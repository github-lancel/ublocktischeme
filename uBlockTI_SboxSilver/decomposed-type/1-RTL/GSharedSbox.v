==> flow/design.v <==
`timescale 1ns / 1ps
module GSharedSbox(
	input				clk,
	input	[03:00]		d0c0b0a0,
	input	[03:00]		d1c1b1a1,
	input	[01:00]		guards,
	output	[03:00]		h0g0f0e0,
	output	[03:00]		h1g1f1e1
    );
	wire 				d0, d1;
	wire 				c0, c1;
	wire 				b0, b1;
	wire 				a0, a1;
	wire				ra;
	wire				rb;
	wire				e0, e1;
	wire				f0, f1;
	wire				f2, f3;
	wire				g0, g1;
	wire				g2, g3;
	wire				h0, h1;
	reg					e0_r, e1_r;
	reg					f0_r, f1_r;
	reg					f2_r, f3_r;
	reg					g0_r, g1_r;
	reg					g2_r, g3_r;
	reg					h0_r, h1_r;
	wire				f0f1, f2f3;
	wire				g0g1, g2g3;
	assign rb = guards[1];
	assign ra = guards[0];
	assign d0 = d0c0b0a0[3];
	assign c0 = d0c0b0a0[2];
	assign b0 = d0c0b0a0[1];
	assign a0 = d0c0b0a0[0];
	assign d1 = d1c1b1a1[3];
	assign c1 = d1c1b1a1[2];
	assign b1 = d1c1b1a1[1];
	assign a1 = d1c1b1a1[0];
	assign e0 = a0;
	assign e1 = a1;
	assign f0 = (a0 & d0)                ^ ra;
	assign f1 = (a0 & d1) ^ a0 ^ b0      ^ ra;
	assign f2 = (a1 & d0) ^ d0           ^ ra;
	assign f3 = (a1 & d1) ^ a1 ^ b1 ^ d1 ^ ra;
	assign g0 = (a0 & b0) ^ 1'b1	^ rb;
	assign g1 = (a0 & b1) ^ d1 		^ rb;
	assign g2 = (a1 & b0) ^ c0 		^ rb;
	assign g3 = (a1 & b1) ^ c1 ^ d1 ^ rb;
	assign h0 = c1 ^ d1;
	assign h1 = c1 ^ d0;
	always @(posedge clk) e0_r <= e0;
	always @(posedge clk) e1_r <= e1;
	always @(posedge clk) f0_r <= f0;
	always @(posedge clk) f1_r <= f1;
	always @(posedge clk) f2_r <= f2;
	always @(posedge clk) f3_r <= f3;
	always @(posedge clk) g0_r <= g0;
	always @(posedge clk) g1_r <= g1;
	always @(posedge clk) g2_r <= g2;
	always @(posedge clk) g3_r <= g3;
	always @(posedge clk) h0_r <= h0;
	always @(posedge clk) h1_r <= h1;
	assign f0f1 = f0_r ^ f1_r;
	assign f2f3 = f2_r ^ f3_r;
	assign g0g1 = g0_r ^ g1_r;
	assign g2g3 = g2_r ^ g3_r;
	assign h0g0f0e0 = {h0_r, g0g1, f0f1, e0_r};
	assign h1g1f1e1 = {h1_r, g2g3, f2f3, e1_r};
endmodule
---- Step by step through the tools: GSharedSbox ----
The steps from the RTL of GSharedSbox to its reports follow in flow order.
Line numbers count from 1 in the design file above.
A cell with n/a has no value.
design
  design top .............................. GSharedSbox
  clock input ............................. clk
  standard-cell library ................... sky130hd
  library corner .......................... tt_025C_1v80

---- Word level ----
Yosys after proc, flatten, opt, wreduce and memory -nomap, before mapping. Enables and synchronous resets that opt folds into registers are not counted as muxes. Memory bits, and registers merged into a memory's read port (data or address), are not among the register bits. Print and check cells are not counted. Equal cells are merged and count once.
bit counts
  input port bits ......................... 11
  bits in registers ....................... 12
  elaborated cells ........................ 45
  output and inout bits ................... 8
cells by class
  bitwise gates (word level) .............. 33
operator list
  kind            count
  1-bit XOR       24
  1-bit AND       8
  1-bit inverter  1

---- Depth ----
Depth = most cells in a row (Yosys ltp): at word level without a register or memory, in the mapped netlist without a sequential cell, where the memories' decode and read muxes count.
depth
  depth after elaboration ................. 5
  ABC_AREA ................................ 0
  depth in mapped cells ................... 2
  gate-level depth less buffers ........... 2

---- Synthesis result ----
Source: synth_stat.txt of the flow (Yosys; design flattened, memories mapped). It holds for the ABC_AREA given above (unset counts as 0); a run with the other value may have another netlist.
cell types
  type                       count  area in all (um^2)
  sky130_fd_sc_hd__dfxtp_1   12     240.23
  sky130_fd_sc_hd__xor2_1    9      78.826
  sky130_fd_sc_hd__xnor2_1   7      61.309
  sky130_fd_sc_hd__buf_4     8      60.058
  sky130_fd_sc_hd__xnor3_1   1      22.522
  sky130_fd_sc_hd__nand2_1   5      18.768
  sky130_fd_sc_hd__xor2_2    1      16.266
  sky130_fd_sc_hd__and2b_2   1      8.758
  sky130_fd_sc_hd__nand2b_1  1      6.256
  sky130_fd_sc_hd__nor2_1    1      3.754
synthesis totals
  mapped area ............................. 516.7 um^2
  mapped cells ............................ 46
  buffer cells ............................ 8
  mapped flip-flops ....................... 12
  sequential area ......................... 240.2 um^2

---- Path before layout ----
OpenSTA on the mapped netlist: ideal clock, no wires. The path of least setup slack (recovery checks aside). Input and output delay are each 20% of the period. Register names are those of the netlist, which keeps one name where synthesis merged equal registers.
timing post-synthesis
  path kind ............................... input to register
  start ................................... in d1c1b1a1[3]
  end ..................................... reg g3_r
  arrival time ............................ 0.852 ns
  buffers on the path ..................... 0
  required time ........................... 1.691 ns
  time at the first pin ................... 0.364 ns
  delay of the path ....................... 0.617 ns
  period .................................. 1.82 ns
  slack ................................... 0.839 ns
  stages .................................. 2
  setup time .............................. 0.129 ns
  input delay ............................. 0.364 ns
  period reached after synthesis .......... 0.981 ns
"delay of the path" is the arrival time less input delay plus setup time.
"stages": output pins that drive a net of the path, with the launching flip-flop's if there is one; two outputs of one cell count as two.
"period reached after synthesis" = period - worst setup slack (recovery checks aside). The figure is calculated, with input and output delays left at 20% of the set period.
The rows between start and end are the longest chain of elaborated cells between them; the timing report does not say that the signal goes this way. Where chains are equally long, one stands for them.
A line is the first line of the expression or statement that the cell stems from. Yosys adds cells for indexed reads and writes and turns some case tables into memories.
on the way, post-synthesis
  cells stage by stage .................... sky130_fd_sc_hd__xor2_2 sky130_fd_sc_hd__xnor3_1
  length of the longest elaborated chain .. 2
  elaborated cells on any way between the ends .. 2
  RTL lines with such cells ............... 1
  classes of those cells .................. logic: 2
ends and longest elaborated chain, post-synthesis
  what                    RTL line  text
  start: declaration      5         input [03:00] d1c1b1a1,
  1-bit XOR (2 in a row)  49        assign g3 = (a1 & b1) ^ c1 ^ d1 ^ rb;
  end: assignment         61        always @(posedge clk) g3_r <= g3;
  end: declaration        26        reg g2_r, g3_r;

---- Path in the finished layout ----
Path of least setup slack in the final report of flow run A (OpenROAD, finished layout, wires in). Where an end is a register, its clock arrival counts in the times.
timing after layout
  path kind ............................... register to output
  start ................................... reg g2_r
  end ..................................... out h1g1f1e1[2]
  slack ................................... -0.18 ns
  arrival time ............................ 0.92 ns
  output delay ............................ 0.19 ns
  buffers on the path ..................... 1
  stages .................................. 3
  period .................................. 0.936 ns
  time at the first pin ................... 0.26 ns
  required time ........................... 0.75 ns
The rows between start and end are the longest chain of elaborated cells between them; the timing report does not say that the signal goes this way. Where chains are equally long, one stands for them.
on the way, after layout
  cells stage by stage .................... sky130_fd_sc_hd__dfxtp_2 sky130_fd_sc_hd__xor2_1 sky130_fd_sc_hd__buf_2
  length of the longest elaborated chain .. 1
  elaborated cells on any way between the ends .. 1
  RTL lines with such cells ............... 1
  classes of those cells .................. logic: 1
ends and longest elaborated chain, after layout
  what                RTL line  text
  start: declaration  26        reg g2_r, g3_r;
  start: assignment   60        always @(posedge clk) g2_r <= g2;
  1-bit XOR           67        assign g2g3 = g2_r ^ g3_r;
  end: declaration    8         output [03:00] h1g1f1e1

Settings and measured results of 2 stored flow runs for module GSharedSbox (sky130hd), not sorted in any way. The constraints put input and output delay at 20% of the set period each and load the outputs with 0.01 pF.
"achieved clock period": clock period set for the run, less the worst setup slack. It is reckoned from that one timing run; input and output delays stay at 20% of the period that was set.
"worst path time" = time allowed to the worst setup path (clock period - input delay - output delay, where it has them) - its slack; a late launch clock adds to it, a late capture clock takes from it.
By "total power after layout" is meant OpenSTA's value without simulated activity: inputs other than the clock are taken to toggle once in ten clock periods, and the tool carries that through the logic.

======== flow run A ========
==> flow/run.sh <==
#!/bin/bash
# the make line also repeats the synthesis and layout settings of config.mk as NAME=value (left out here)
make -C /OpenROAD-flow-scripts/flow DESIGN_CONFIG=/design/flow/config.mk WORK_HOME=/design/flow/orfs CLKGATE_MAP_FILE= finish
==> flow/config.mk <==
export PLATFORM = sky130hd
export DESIGN_NAME = GSharedSbox
export DESIGN_NICKNAME = GSharedSbox
export VERILOG_FILES = /design/flow/design.v
export SDC_FILE = /design/flow/constraint.sdc
export NUM_CORES = 4
export LEC_CHECK = 0
export CAP_MARGIN = 20
export CORE_MARGIN = 2
export CORE_UTILIZATION = 40
export SETUP_SLACK_MARGIN = -0.01
export SLEW_MARGIN = 20
==> flow/constraint.sdc <==
create_clock -name core_clock -period 0.936 [get_ports {clk}]
set_input_delay 0.1872 -clock core_clock [delete_from_list [all_inputs] [get_ports {clk}]]
set_output_delay 0.1872 -clock core_clock [all_outputs]
set_load 0.01 [all_outputs]

-------- measured, flow run A --------
  lowest hold slack ....................... 0.416 ns
  sum of negative setup slack ............. -0.503 ns
  worst path time ......................... 0.92 ns
  worst setup path type ................... register to output
  cell area after synthesis ............... 516.7 um^2
  standard-cell area after layout ......... 695.7 um^2
  setup slack of the critical path ........ -0.176 ns
  utilization of the finished layout ...... 60.2 %
  achieved clock period ................... 1.112 ns
  area of the die ......................... 1595.2 um^2
  total power after layout ................ 1302 µW

======== flow run B ========
==> flow/run.sh <==
#!/bin/bash
# the make line also repeats the synthesis and layout settings of config.mk as NAME=value (left out here)
make -C /OpenROAD-flow-scripts/flow DESIGN_CONFIG=/design/flow/config.mk WORK_HOME=/design/flow/orfs CLKGATE_MAP_FILE= finish
==> flow/config.mk <==
export PLATFORM = sky130hd
export DESIGN_NAME = GSharedSbox
export DESIGN_NICKNAME = GSharedSbox
export VERILOG_FILES = /design/flow/design.v
export SDC_FILE = /design/flow/constraint.sdc
export NUM_CORES = 4
export LEC_CHECK = 0
export CAP_MARGIN = 25
export CORE_ASPECT_RATIO = 1.09
export CORE_MARGIN = 2
export CORE_UTILIZATION = 61
export CTS_CLUSTER_SIZE = 58
export HOLD_SLACK_MARGIN = 0.14
export MIN_ROUTING_LAYER = met2
export PLACE_DENSITY_LB_ADDON = 0.07
export SETUP_SLACK_MARGIN = 0.09
export SLEW_MARGIN = 20
==> flow/constraint.sdc <==
create_clock -name core_clock -period 0.575 [get_ports {clk}]
set_input_delay 0.1150 -clock core_clock [delete_from_list [all_inputs] [get_ports {clk}]]
set_output_delay 0.1150 -clock core_clock [all_outputs]
set_load 0.01 [all_outputs]

-------- flow run B --------
  incomplete, floorplanning halted on PDN-0185
