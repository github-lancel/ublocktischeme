==> flow/design.v <==
`timescale 1ns / 1ps
module SharedSbox(
	input				clk,
	input	[03:00]		d0c0b0a0,
	input	[03:00]		d1c1b1a1,
	input	[09:00]		guards,
	output	[03:00]		h0g0f0e0,
	output	[03:00]		h1g1f1e1
    );
	wire 				d0, d1;
	wire 				c0, c1;
	wire 				b0, b1;
	wire 				a0, a1;
	wire				e0, e1, e2, e3;
	wire				f0, f1, f2, f3;
	wire				f4, f5, f6, f7;
	wire				g0, g1, g2, g3;
	wire				g4, g5, g6, g7;
	wire				h0, h1, h2, h3;
	reg					e0_r, e1_r, e2_r, e3_r;
	reg					f0_r, f1_r, f2_r, f3_r;
	reg					f4_r, f5_r, f6_r, f7_r;
	reg					g0_r, g1_r, g2_r, g3_r;
	reg					g4_r, g5_r, g6_r, g7_r;
	reg					h0_r, h1_r, h2_r, h3_r;
	wire				e0e1, e2e3;
	wire				f0f1f2f3, f4f5f6f7;
	wire				g0g1g2g3, g4g5g6g7;
	wire				h0h1, h2h3;
	wire 				rj;
	wire 				ri;
	wire 				rh;
	wire 				rg;
	wire 				rf;
	wire 				re;
	wire 				rd;
	wire 				rc;
	wire 				rb;
	wire 				ra;
	assign rj = guards[9];
	assign ri = guards[8];
	assign rh = guards[7];
	assign rg = guards[6];
	assign rf = guards[5];
	assign re = guards[4];
	assign rd = guards[3];
	assign rc = guards[2];
	assign rb = guards[1];
	assign ra = guards[0];
	assign d0 = d0c0b0a0[3];
	assign c0 = d0c0b0a0[2];
	assign b0 = d0c0b0a0[1];
	assign a0 = d0c0b0a0[0];
	assign d1 = d1c1b1a1[3];
	assign c1 = d1c1b1a1[2];
	assign b1 = d1c1b1a1[1];
	assign a1 = d1c1b1a1[0];
	assign e0 = (c0 & d0) ^ 1'b1 ^ rj;
	assign e1 = (c1 & d1) ^ a0   ^ rj;
	assign e2 = (c0 & d1)        ^ rj;
	assign e3 = (c1 & d0) ^ a1   ^ rj;
	assign f0 = (a0 & b0 & c0) ^ (a0 & b0) ^ (a0 & d0)                         ^ a0 ^ 1'b1    ^ rh ^ rg;
	assign f1 = (a0 & b0 & c1)                         ^ (b0 & c1)             ^ a0 ^ c1      ^ rg ^ rf;
	assign f2 = (a0 & b1 & c0)             ^ (a0 & c0)                         ^ a0 ^ d1      ^ rf ^ re;
	assign f3 = (a0 & b1 & c1) ^ (a0 & b1) ^ (a0 & c1) ^ (b1 & c1) ^ (a0 & d1) ^ b1 ^ c1 ^ d1 ^ re ^ rh;
	assign f4 = (a1 & b0 & c0) ^ (a1 & d0) ^ (c0 & d0) 						   ^ a1 ^ c0 ^ d0 ^ rh ^ rg;
	assign f5 = (a1 & b0 & c1) ^ (a1 & b0) ^ (b0 & c1) ^ (c1 & d0) 			   ^ b0 ^ d0      ^ rg ^ rf;
	assign f6 = (a1 & b1 & c0) ^ (a1 & b1) ^ (a1 & c0) ^ (a1 & d1) ^ (c0 & d1) ^ c0           ^ rf ^ re;
	assign f7 = (a1 & b1 & c1) ^ (a1 & c1) ^ (b1 & c1) ^ (c1 & d1)                            ^ re ^ rh;
	assign g0 = (b0 & c0 & d1) ^ (c0 & d1) 											^ 1'b1    ^ rd ^ rc;
	assign g1 = (b1 & c0 & d0) ^ a0 ^ b1 ^ d0 												  ^ rc ^ rb;
	assign g2 = (b0 & c1 & d0) ^ (b0 & c1) 													  ^ rb ^ ra;
	assign g3 = (b1 & c1 & d1) ^ (b1 & c1) ^ (c1 & d1) ^ a1 ^ c1 ^ d1 						  ^ ra ^ rd;
	assign g4 = (b0 & c0 & d0) ^ (a0 & b0) ^ a0 ^ b0 										  ^ rd ^ rc;
	assign g5 = (b1 & c0 & d1) ^ (a0 & b1) ^ (c0 & d1) ^ b1 ^ c0 ^ d1 						  ^ rc ^ rb;
	assign g6 = (b0 & c1 & d1) ^ (a1 & b0) ^ (b0 & c1) ^ (c1 & d1) 							  ^ rb ^ ra;
	assign g7 = (b1 & c1 & d0) ^ (a1 & b1) ^ (b1 & c1) ^ a1 ^ b1 ^ d0 						  ^ ra ^ rd;
	assign h0 = (b0 & c0)           ^ ri;
	assign h1 = (b0 & c1) ^ b0 ^ d1 ^ ri;
	assign h2 = (b1 & c0) ^ c0 ^ d0 ^ ri;
	assign h3 = (b1 & c1) ^ b1 ^ c1 ^ ri;
	always @(posedge clk) e0_r <= e0;
	always @(posedge clk) e1_r <= e1;
	always @(posedge clk) e2_r <= e2;
	always @(posedge clk) e3_r <= e3;
	always @(posedge clk) f0_r <= f0;
	always @(posedge clk) f1_r <= f1;
	always @(posedge clk) f2_r <= f2;
	always @(posedge clk) f3_r <= f3;
	always @(posedge clk) f4_r <= f4;
	always @(posedge clk) f5_r <= f5;
	always @(posedge clk) f6_r <= f6;
	always @(posedge clk) f7_r <= f7;
	always @(posedge clk) g0_r <= g0;
	always @(posedge clk) g1_r <= g1;
	always @(posedge clk) g2_r <= g2;
	always @(posedge clk) g3_r <= g3;
	always @(posedge clk) g4_r <= g4;
	always @(posedge clk) g5_r <= g5;
	always @(posedge clk) g6_r <= g6;
	always @(posedge clk) g7_r <= g7;
	always @(posedge clk) h0_r <= h0;
	always @(posedge clk) h1_r <= h1;
	always @(posedge clk) h2_r <= h2;
	always @(posedge clk) h3_r <= h3;
	assign e0e1 = e0_r ^ e1_r;
	assign e2e3 = e2_r ^ e3_r;
	assign f0f1f2f3 = f0_r ^ f1_r ^ f2_r ^ f3_r;
	assign f4f5f6f7 = f4_r ^ f5_r ^ f6_r ^ f7_r;
	assign g0g1g2g3 = g0_r ^ g1_r ^ g2_r ^ g3_r;
	assign g4g5g6g7 = g4_r ^ g5_r ^ g6_r ^ g7_r;
	assign h0h1 = h0_r ^ h1_r;
	assign h2h3 = h2_r ^ h3_r;
	assign h0g0f0e0 = {h0h1, g0g1g2g3, f0f1f2f3, e0e1};
	assign h1g1f1e1 = {h2h3, g4g5g6g7, f4f5f6f7, e2e3};
endmodule
# == Reports on SharedSbox ==
# What the tools print for SharedSbox, step after step.
# Lines are those of the file above, counted from 1.
# The mark -- stands for no value.
# inputs
top,SharedSbox
clock,clk
cell_library,sky130hd
lib_corner,tt_025C_1v80

# == Word-level counts ==
# Source: Yosys, flattened and elaborated, memories not mapped. Widths are those after wreduce; folded enables and synchronous resets count as part of the registers. Registers that Yosys merges into a memory's read port (data or address) are not register bits. Print and check cells do not count. Equal cells are merged and count once.
# bits
latch_bits,0
mem_bits_ro,0
mem_bits_rw,0
mem_count,0
wordCells,187
clocked_rd_ports_x_width,0
in_bits,19
register_bits,24
# classes
add_sub_neg,0
n_cmp,0
reduce_logical,0
multipliers,0
n_logic,163
eq_ne,0
n_mux,0
n_div,0
shift,0
# ops
operator,n
1-bit bitwise XOR,124
1-bit AND,36
1-bit NOT,3

# == Logic depth ==
# Longest topological path by Yosys (ltp), each cell counted once; first at word level (registers and memories cut), then after technology mapping (sequential cells cut; the memories' decode and read muxes count).
# depth
ltp_word,11
abc_area,0
mapped_depth,5

# == After synthesis ==
# Yosys stat after the flow's synthesis: flattened, memories mapped to cells. It holds for the ABC_AREA given above (unset counts as 0); a run with the other value may have another netlist.
# Totals and module areas in this step are rounded.
# synth_totals
ff_cells,24
n_buf,17
mapped_area_um2,1400
mapped_cells,146
# by_type
type,n,area_total_um2
sky130_fd_sc_hd__dfxtp_1,24,480.461
sky130_fd_sc_hd__xnor2_1,36,315.302
sky130_fd_sc_hd__xor2_1,23,201.443
sky130_fd_sc_hd__buf_4,12,90.086
sky130_fd_sc_hd__a21oi_1,5,25.024
sky130_fd_sc_hd__o21ai_1,5,25.024
sky130_fd_sc_hd__buf_6,2,22.522
sky130_fd_sc_hd__nor2_1,6,22.522
sky130_fd_sc_hd__nand3_1,4,20.019
sky130_fd_sc_hd__nand2_1,5,18.768
sky130_fd_sc_hd__o311ai_2,1,16.266
sky130_fd_sc_hd__nor3_1,3,15.014
sky130_fd_sc_hd__a31oi_1,2,12.512
sky130_fd_sc_hd__and4bb_1,1,12.512
sky130_fd_sc_hd__or3_1,2,12.512
sky130_fd_sc_hd__inv_2,3,11.261
sky130_fd_sc_hd__mux2_2,1,11.261
sky130_fd_sc_hd__buf_2,2,10.01
# Not listed: further types 9, cells in them 9.

# == Timing after synthesis ==
# Path of least setup slack by OpenSTA after synthesis, without wires, with an ideal clock, recovery checks aside; 20% of the period is set as input and as output delay. Where synthesis merged equal registers, the netlist keeps one of their names.
# synth_path
path_kind,input-to-reg
from,in d0c0b0a0[1]
to,reg f0_r
t_arrival_ns,0.860
delay_ns,0.747
setup_time_ns,0.125
setup_slack_ns,0.205
period_ns,1.19
path_buffers,1
required_time_ns,1.065
path_stages,5
in_delay_ns,0.238
synth_period_reached_ns,0.985
# "delay_ns" is the arrival time less input delay plus setup time.
# "path_stages" counts driving pins, that of a launching flip-flop among them; a cell with two outputs on the path counts twice.
# "synth_period_reached_ns" = period - worst setup slack (recovery checks aside). The figure is calculated, with input and output delays left at 20% of the set period.
# The rows between start and end are the longest chain of elaborated cells between them; the timing report does not say that the signal goes this way. Where chains are equally long, one stands for them.
# A line is the first line of the expression or statement that the cell stems from. Yosys adds cells for indexed reads and writes and turns some case tables into memories.
# synth_via
path_cell_list,sky130_fd_sc_hd__buf_4 > sky130_fd_sc_hd__inv_2 > sky130_fd_sc_hd__or3_1 > sky130_fd_sc_hd__nand3_1 > sky130_fd_sc_hd__xnor2_1
elab_chain_len,8
cells_between,8
classes_between,logic (8)
# synth_rtl
element,line_no,rtl
"start, declared",4,"input [03:00] d0c0b0a0,"
1-bit AND x2,62,assign f0 = (a0 & b0 & c0) ^ (a0 & b0) ^ (a0 & d0) ^ a0 ^ 1'b1 ^ rh ^ rg;
1-bit bitwise XOR x3,62,
1-bit NOT,--,
1-bit bitwise XOR x2,62,
"end, assigned",86,always @(posedge clk) f0_r <= f0;
"end, declared",21,"reg f0_r, f1_r, f2_r, f3_r;"

# == Timing after layout ==
# Path of least setup slack in the final report of flow run 1 (OpenROAD, finished layout, wires in). Where an end is a register, its clock arrival counts in the times.
# layout_path
path_kind,reg-to-output
from,reg g6_r
to,out h1g1f1e1[2]
t_arrival_ns,1.06
path_buffers,1
period_ns,1.13
output_delay_ns,0.23
required_time_ns,0.90
path_stages,4
setup_slack_ns,-0.15
# The rows between start and end are the longest chain of elaborated cells between them; the timing report does not say that the signal goes this way. Where chains are equally long, one stands for them.
# layout_via
path_cell_list,sky130_fd_sc_hd__dfxtp_2 > sky130_fd_sc_hd__xor2_1 > sky130_fd_sc_hd__xnor2_1 > sky130_fd_sc_hd__buf_2
elab_chain_len,2
cells_between,2
lines_between,1
classes_between,logic (2)
# layout_rtl
element,line_no,rtl
"start, declared",24,"reg g4_r, g5_r, g6_r, g7_r;"
"start, assigned",100,always @(posedge clk) g6_r <= g6;
1-bit bitwise XOR x2,111,assign g4g5g6g7 = g4_r ^ g5_r ^ g6_r ^ g7_r;
"end, declared",8,output [03:00] h1g1f1e1

# Record of 2 stored runs of the RTL-to-layout flow on SharedSbox, platform sky130hd. The runs are unordered. Constraints: input delay and output delay 20% of the set period each, output load 0.01 pF.
# "timing.achieved_period_ns" means the clock period less the worst setup slack. The figure is calculated, with input and output delays left at 20% of the set period.
# By "worst_path_time_ns" is meant the share of the clock period that the worst setup path is allowed (20% is reserved at inputs, 20% at outputs), minus its slack. Clock arrival times at its registers enter into it.
# "power_total_w" rests on the timing tool's default activity at the inputs, not on a simulated workload.
# Measured values are rounded.
# A setting shown as n/a is not set for that run.
run,period_ns,CORE_UTILIZATION,CAP_MARGIN,CORE_MARGIN,SLEW_MARGIN,SETUP_SLACK_MARGIN,PLACE_DENSITY_LB_ADDON,CORE_ASPECT_RATIO,CELL_PAD_IN_SITES_DETAIL_PLACEMENT,TNS_END_PERCENT,GPL_TIMING_DRIVEN,GPL_ROUTABILITY_DRIVEN,CTS_CLUSTER_SIZE,timing.achieved_period_ns,setup_tns_ns,post_route_util_frac,worst_path_time_ns,path_kind,worst_hold_slack_ns,die_footprint_um2,power_total_w,worstSetupSlack_ns,synthesis_area_um2,finalCellArea_um2
flow run 1,1.13,27,20,2,20,n/a,n/a,n/a,n/a,n/a,n/a,n/a,n/a,1.285,-0.54,0.4,1.06,reg-to-output,0.48,5700,0.0028,-0.15,1400,2000
flow run 2,1.08,68,20,2,20,0.2,0.09,1.25,0,40,0,1,51,1.489,-2.4,0.97,1.27,reg-to-output,0.19,2400,0.0031,-0.41,1400,1900
